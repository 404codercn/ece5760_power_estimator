==> flow/design.v <==
module segment_decoder (
    input  logic               clk,
    input  logic signed [26:0] current,
    output logic         [6:0] hex0,
    output logic         [6:0] hex1,
    output logic         [6:0] hex2,  
    output logic         [6:0] hex3,  
    output logic         [6:0] hex4   
);
always_ff@ ( posedge clk ) begin
    if ( current[26] ) hex4 <= 7'b0111111;
    else hex4 <= 7'b1111111;
end
logic signed [4:0] current_int;
assign current_int = current[26:22];
always_ff@ ( posedge clk ) begin
    if ( !current[26] ) begin
        case( current_int )
            5'd1: begin
                hex3 <= 7'b1111001;
            end
            5'd2: begin
                hex3 <= 7'b0100100;
            end
            default: begin
                hex3 <= 7'b1000000;
            end
        endcase
    end
    else begin
        case( current_int )
            -5'd1: begin
                if (current[21:18]==4'd0) hex3 <= 7'b1111001;
                else hex3 <= 7'b1000000;
            end
            -5'd2: begin
                if (current[21:18]==4'd0) hex3 <= 7'b0100100;
                else hex3 <= 7'b1111001;
            end
            default: begin
                hex3 <= 7'b1000000;
            end
        endcase
    end
end
always_ff@ ( posedge clk ) begin
    case( current[21:18] )
        4'd0: begin
            hex2 <= 7'b1000000;
            hex1 <= 7'b1000000;
            hex0 <= 7'b1000000;
        end
        4'd1: begin
            hex2 <= current[26] ? 7'b0010000 : 7'b1000000;
            hex1 <= current[26] ? 7'b0110000 : 7'b0000010;
            hex0 <= current[26] ? 7'b1111000 : 7'b0110000;
        end
        4'd2: begin
            hex2 <= current[26] ? 7'b0000000 : 7'b1111001;
            hex1 <= current[26] ? 7'b1111000 : 7'b0100100;
            hex0 <= current[26] ? 7'b0010010 : 7'b0010010;
        end
        4'd3: begin
            hex2 <= current[26] ? 7'b0000000 : 7'b1111001;
            hex1 <= current[26] ? 7'b1111001 : 7'b0000000;
            hex0 <= current[26] ? 7'b0100100 : 7'b0000000;
        end
        4'd4: begin
            hex2 <= current[26] ? 7'b1111000 : 7'b0100100;
            hex1 <= current[26] ? 7'b0010010 : 7'b0010010; 
            hex0 <= current[26] ? 7'b1000000 : 7'b1000000;
        end
        4'd5: begin
            hex2 <= current[26] ? 7'b0000010 : 7'b0110000;
            hex1 <= current[26] ? 7'b0000000 : 7'b1111001;
            hex0 <= current[26] ? 7'b1111000 : 7'b0110000;
        end
        4'd6: begin
            hex2 <= current[26] ? 7'b0000010 : 7'b0110000;
            hex1 <= current[26] ? 7'b0100100 : 7'b1111000;
            hex0 <= current[26] ? 7'b0010010 : 7'b0010010;
        end
        4'd7: begin
            hex2 <= current[26] ? 7'b0010010 : 7'b0011001;
            hex1 <= current[26] ? 7'b0000010 : 7'b0110000; 
            hex0 <= current[26] ? 7'b0100100 : 7'b0000000;
        end
        4'd8: begin
            hex2 <= current[26] ? 7'b0010010 : 7'b0010010;
            hex1 <= current[26] ? 7'b1000000 : 7'b1000000;
            hex0 <= current[26] ? 7'b1000000 : 7'b1000000;
        end
        4'd9: begin
            hex2 <= current[26] ? 7'b0011001 : 7'b0010010;
            hex1 <= current[26] ? 7'b0110000 : 7'b0000010;
            hex0 <= current[26] ? 7'b1111000 : 7'b0110000;
        end
        4'd10: begin
            hex2 <= current[26] ? 7'b0110000 : 7'b0000010;
            hex1 <= current[26] ? 7'b1111000 : 7'b0100100;
            hex0 <= current[26] ? 7'b0010010 : 7'b0010010;
        end
        4'd11: begin
            hex2 <= current[26] ? 7'b0110000 : 7'b0000010;
            hex1 <= current[26] ? 7'b1111001 : 7'b0000000;
            hex0 <= current[26] ? 7'b0100100 : 7'b0000000;
        end
        4'd12: begin
            hex2 <= current[26] ? 7'b0100100 : 7'b1111000;
            hex1 <= current[26] ? 7'b0010010 : 7'b0010010;
            hex0 <= current[26] ? 7'b1000000 : 7'b1000000;
        end
        4'd13: begin
            hex2 <= current[26] ? 7'b1111001 : 7'b0000000;
            hex1 <= current[26] ? 7'b0000000 : 7'b1111001;
            hex0 <= current[26] ? 7'b1111000 : 7'b0110000;
        end
        4'd14: begin
            hex2 <= current[26] ? 7'b1111001 : 7'b0000000;
            hex1 <= current[26] ? 7'b0100100 : 7'b1111000;
            hex0 <= current[26] ? 7'b0010010 : 7'b0010010;
        end
        4'd15: begin
            hex2 <= current[26] ?  7'b1000000 : 7'b0010000;
            hex1 <= current[26] ?  7'b0000010 : 7'b0110000;
            hex0 <= current[26] ?  7'b0100100 : 7'b0000000;
        end
    endcase
end
endmodule
# From RTL to reports: segment_decoder
# Tool output for the design above, in the order of the flow.
# Line numbers count from 1 in the design file above.
# Operators: Yosys type, input widths -> output width; for muxes data width and select width s.
# Library cell names are shortened.
# A cell with n/a has no value.
dict set report inputs {
  top_module {segment_decoder}
  clock_port {clk}
  library {sky130hd}
  lib_corner {tt_025C_1v80}
}

# Word level
# Counts by Yosys on the flattened word-level netlist (proc, flatten, opt, wreduce; memories kept). Register bits leave out memories and registers merged into their read ports (data or address); mux counts leave out enables and synchronous resets folded into registers. Print and check cells are left out. Cells with the same type and inputs are merged into one.
dict set report bits {
  regBits 35
  in_bits 28
}
dict set report op_classes {
  eq_ne 19
  mux 21
  n_reduce_logical 17
}
# operator count
set op_table {}
lappend op_table {{$pmux 7 s12} 1}
lappend op_table {{$mux 7} 10}
lappend op_table {{$pmux 7 s8} 1}
lappend op_table {{$eq 4x4->1 const B} 8}
lappend op_table {{$pmux 7 s4} 1}
lappend op_table {{$pmux 7 s2} 2}
lappend op_table {{$reduce_or 2->1} 12}
lappend op_table {{$mux 6} 4}
lappend op_table {{$eq 4x3->1 const B} 4}
lappend op_table {{$reduce_or 4->1} 4}
lappend op_table {{$eq 5x5->1 const B} 2}
lappend op_table {{$eq 4x2->1 const B} 2}
lappend op_table {{$mux 4} 2}
lappend op_table {{$eq 5x1->1 const B} 1}
lappend op_table {{$eq 5x2->1 const B} 1}
lappend op_table {{$eq 4x1->1 const B} 1}
lappend op_table {{$logic_not 4->1} 1}

# Logic depth
# Yosys ltp: most cells in a row. Word level: on the elaborated netlist, between registers, memories and ports. Mapped: between sequential cells and ports; inverters and the memories' decode and read muxes count.
dict set report depth {
  word_depth 4
  abc_area 0
  depth_mapped 5
  ltp_nobuf 3
}

# Netlist
# Yosys stat after the flow's synthesis: flattened, memories mapped to cells. It holds for the ABC_AREA given above (unset counts as 0); a run with the other value may have another netlist.
# type count area_total_um2
set by_type {}
lappend by_type {dfxtp_1 25 500.48}
lappend by_type {buf_4 12 90.086}
lappend by_type {a21oi_1 9 45.043}
lappend by_type {buf_2 7 35.034}
lappend by_type {xnor2_1 3 26.275}
lappend by_type {xor2_1 3 26.275}
lappend by_type {nor2b_1 4 25.024}
lappend by_type {o21ai_0 5 25.024}
lappend by_type {nand2_1 6 22.522}
lappend by_type {nor3b_1 3 22.522}
lappend by_type {o21ai_1 4 20.019}
lappend by_type {nand2b_1 3 18.768}
lappend by_type {inv_1 4 15.014}
lappend by_type {nand3_1 3 15.014}
lappend by_type {nand3b_1 2 15.014}
lappend by_type {nor2_1 4 15.014}
lappend by_type {nor3_1 3 15.014}
lappend by_type {o211ai_1 2 15.014}
# Not listed: further types 18, cells in them 22.
dict set report mapped {
  cell_count 124
  area_um2 1129.8
  seq_area_um2 500.5
  flip_flops 25
  buffers 19
}

# Worst setup path after synthesis
# OpenSTA on the mapped netlist: ideal clock, no wires. The path of least setup slack (recovery checks aside). Input and output delay are each 20% of the period. Register names are those of the netlist, which keeps one name where synthesis merged equal registers.
dict set report synth_path {
  path_type {input -> register}
  from {in current[21]}
  to {reg hex3[6]}
  period_ps 1290
  setup_ps 127
  t_first_pin_ps 258
  arrival_ps 1067
  slack_ps 96
  path_delay_ps 936
  path_stages 3
  n_path_buf 0
  synth_period_reached_ps 1194
}
# "path_delay_ps" = arrival - input delay + setup time.
# "path_stages": output pins that drive a net of the path, with the launching flip-flop's if there is one; two outputs of one cell count as two.
# "synth_period_reached_ps" is the clock period less the worst setup slack; recovery checks do not enter. This is arithmetic on one report: input and output delays are still those of the set period (20% each).
# The rows between start and end are the longest chain of elaborated cells between them; the timing report does not say that the signal goes this way. Where chains are equally long, one stands for them.
# A line is the first line of the expression or statement that the cell stems from. Yosys adds cells for indexed reads and writes and turns some case tables into memories.
# At most two assigning lines are given for a register; there are more.
dict set report synth_between {
  path_cell_list {nor4_2 -> a21oi_1 -> or3b_1}
  elab_chain_cells 4
  cells_between 4
  classes_between {mux (3); reduce/logical (1)}
}
# element line
set synth_rtl {}
lappend synth_rtl {{start, declared} 3} ;# input  logic signed [26:0] current,
lappend synth_rtl {{$logic_not 4->1} 37} ;# if (current[21:18]==4'd0) hex3 <= 7'b0100100;
lappend synth_rtl {{$mux 7} 37}
lappend synth_rtl {{$pmux 7 s2} 31} ;# case( current_int )
lappend synth_rtl {{$mux 7} 17} ;# if ( !current[26] ) begin
lappend synth_rtl {{end, assigned} 20} ;# hex3 <= 7'b1111001;
lappend synth_rtl {{end, assigned} 23} ;# hex3 <= 7'b0100100;
lappend synth_rtl {{end, declared} 7} ;# output logic         [6:0] hex3,

# Worst path after layout
# From the final timing report of job 1: the path of least setup slack in the routed layout; clock arrival at registers is part of the times.
# The path's times are printed in steps of 10 ps; the period is the one set.
dict set report layout_path {
  path_type {register -> output}
  from {reg (no name shown)}
  to {out hex3[3]}
  period_ps 1300
  output_delay_ps 260
  t_first_pin_ps 300
  arrival_ps 930
  slack_ps 110
  path_stages 2
  n_path_buf 1
}
dict set report layout_between {
  path_cell_list {dfxtp_1 -> dlygate4sd2_1}
}
# element line
set layout_rtl {}
lappend layout_rtl {{end, declared} 7} ;# output logic         [6:0] hex3,
# No chain of elaborated cells between the ends is given.

Hand-over note for segment_decoder

segment_decoder through Yosys and OpenROAD on sky130hd: 2 stored runs, unordered, with their settings and measured results. The constraints put input and output delay at 20% of the set period each and load the outputs with 0.01 pF.
"achievedPeriod_ps": clock period set for the run, less the worst setup slack. It is reckoned from that one timing run; input and output delays stay at 20% of the period that was set.
By "timing.worst_path_ps" is meant the share of the clock period that the worst setup path is allowed (20% is reserved at inputs, 20% at outputs), minus its slack. Clock arrival times at its registers enter into it.
By "power_uw" is meant OpenSTA's value without simulated activity: inputs other than the clock are taken to toggle once in ten clock periods, and the tool carries that through the logic.
"timing.worst_path_ps" is given in steps of 10 ps.

# job 1
==> flow/run.sh <==
#!/bin/bash
# the make line also repeats the synthesis and layout settings of config.mk as NAME=value (left out here)
make -C /OpenROAD-flow-scripts/flow DESIGN_CONFIG=/design/flow/config.mk WORK_HOME=/design/flow/orfs CLKGATE_MAP_FILE= finish
==> flow/config.mk <==
export PLATFORM = sky130hd
export DESIGN_NAME = segment_decoder
export DESIGN_NICKNAME = segment_decoder
export VERILOG_FILES = /design/flow/design.v
export SDC_FILE = /design/flow/constraint.sdc
export NUM_CORES = 4
export LEC_CHECK = 0
export CAP_MARGIN = 20
export CORE_MARGIN = 2
export CORE_UTILIZATION = 40
export SETUP_SLACK_MARGIN = 0.0
export SLEW_MARGIN = 20
==> flow/constraint.sdc <==
create_clock -name core_clock -period 1.3 [get_ports {clk}]
set_input_delay 0.2600 -clock core_clock [delete_from_list [all_inputs] [get_ports {clk}]]
set_output_delay 0.2600 -clock core_clock [all_outputs]
set_load 0.01 [all_outputs]

==> job 1: results <==
yosys.chip_area_um2=1129.8
design.die.area_um2=3265.6
cell_area_final_um2=1592.8
post_route_util_frac=0.588
setup_ws_ps=105
timing.hold.ws_ps=416
power_uw=1508
achievedPeriod_ps=1195
timing.worst_path_ps=930
timing.worst_path_kind="register -> output"

# job 2
==> flow/run.sh <==
#!/bin/bash
# the make line also repeats the synthesis and layout settings of config.mk as NAME=value (left out here)
make -C /OpenROAD-flow-scripts/flow DESIGN_CONFIG=/design/flow/config.mk WORK_HOME=/design/flow/orfs CLKGATE_MAP_FILE= finish
==> flow/config.mk <==
export PLATFORM = sky130hd
export DESIGN_NAME = segment_decoder
export DESIGN_NICKNAME = segment_decoder
export VERILOG_FILES = /design/flow/design.v
export SDC_FILE = /design/flow/constraint.sdc
export NUM_CORES = 4
export LEC_CHECK = 0
export CAP_MARGIN = 10
export CORE_MARGIN = 2
export CORE_UTILIZATION = 63
export GPL_TIMING_DRIVEN = 0
export MAX_ROUTING_LAYER = met4
export MIN_ROUTING_LAYER = met1
export PLACE_DENSITY_LB_ADDON = 0.18
export SETUP_SLACK_MARGIN = -0.07
export SLEW_MARGIN = 20
export TNS_END_PERCENT = 35
==> flow/constraint.sdc <==
create_clock -name core_clock -period 0.909 [get_ports {clk}]
set_input_delay 0.1818 -clock core_clock [delete_from_list [all_inputs] [get_ports {clk}]]
set_output_delay 0.1818 -clock core_clock [all_outputs]
set_load 0.01 [all_outputs]

==> job 2: results <==
yosys.chip_area_um2=1129.8
design.die.area_um2=2148.3
cell_area_final_um2=1595.3
post_route_util_frac=0.934
setup_ws_ps=-188
timing.hold.ws_ps=272
power_uw=2330
achievedPeriod_ps=1097
timing.worst_path_ps=920
timing.worst_path_kind="register -> output"

End of note.
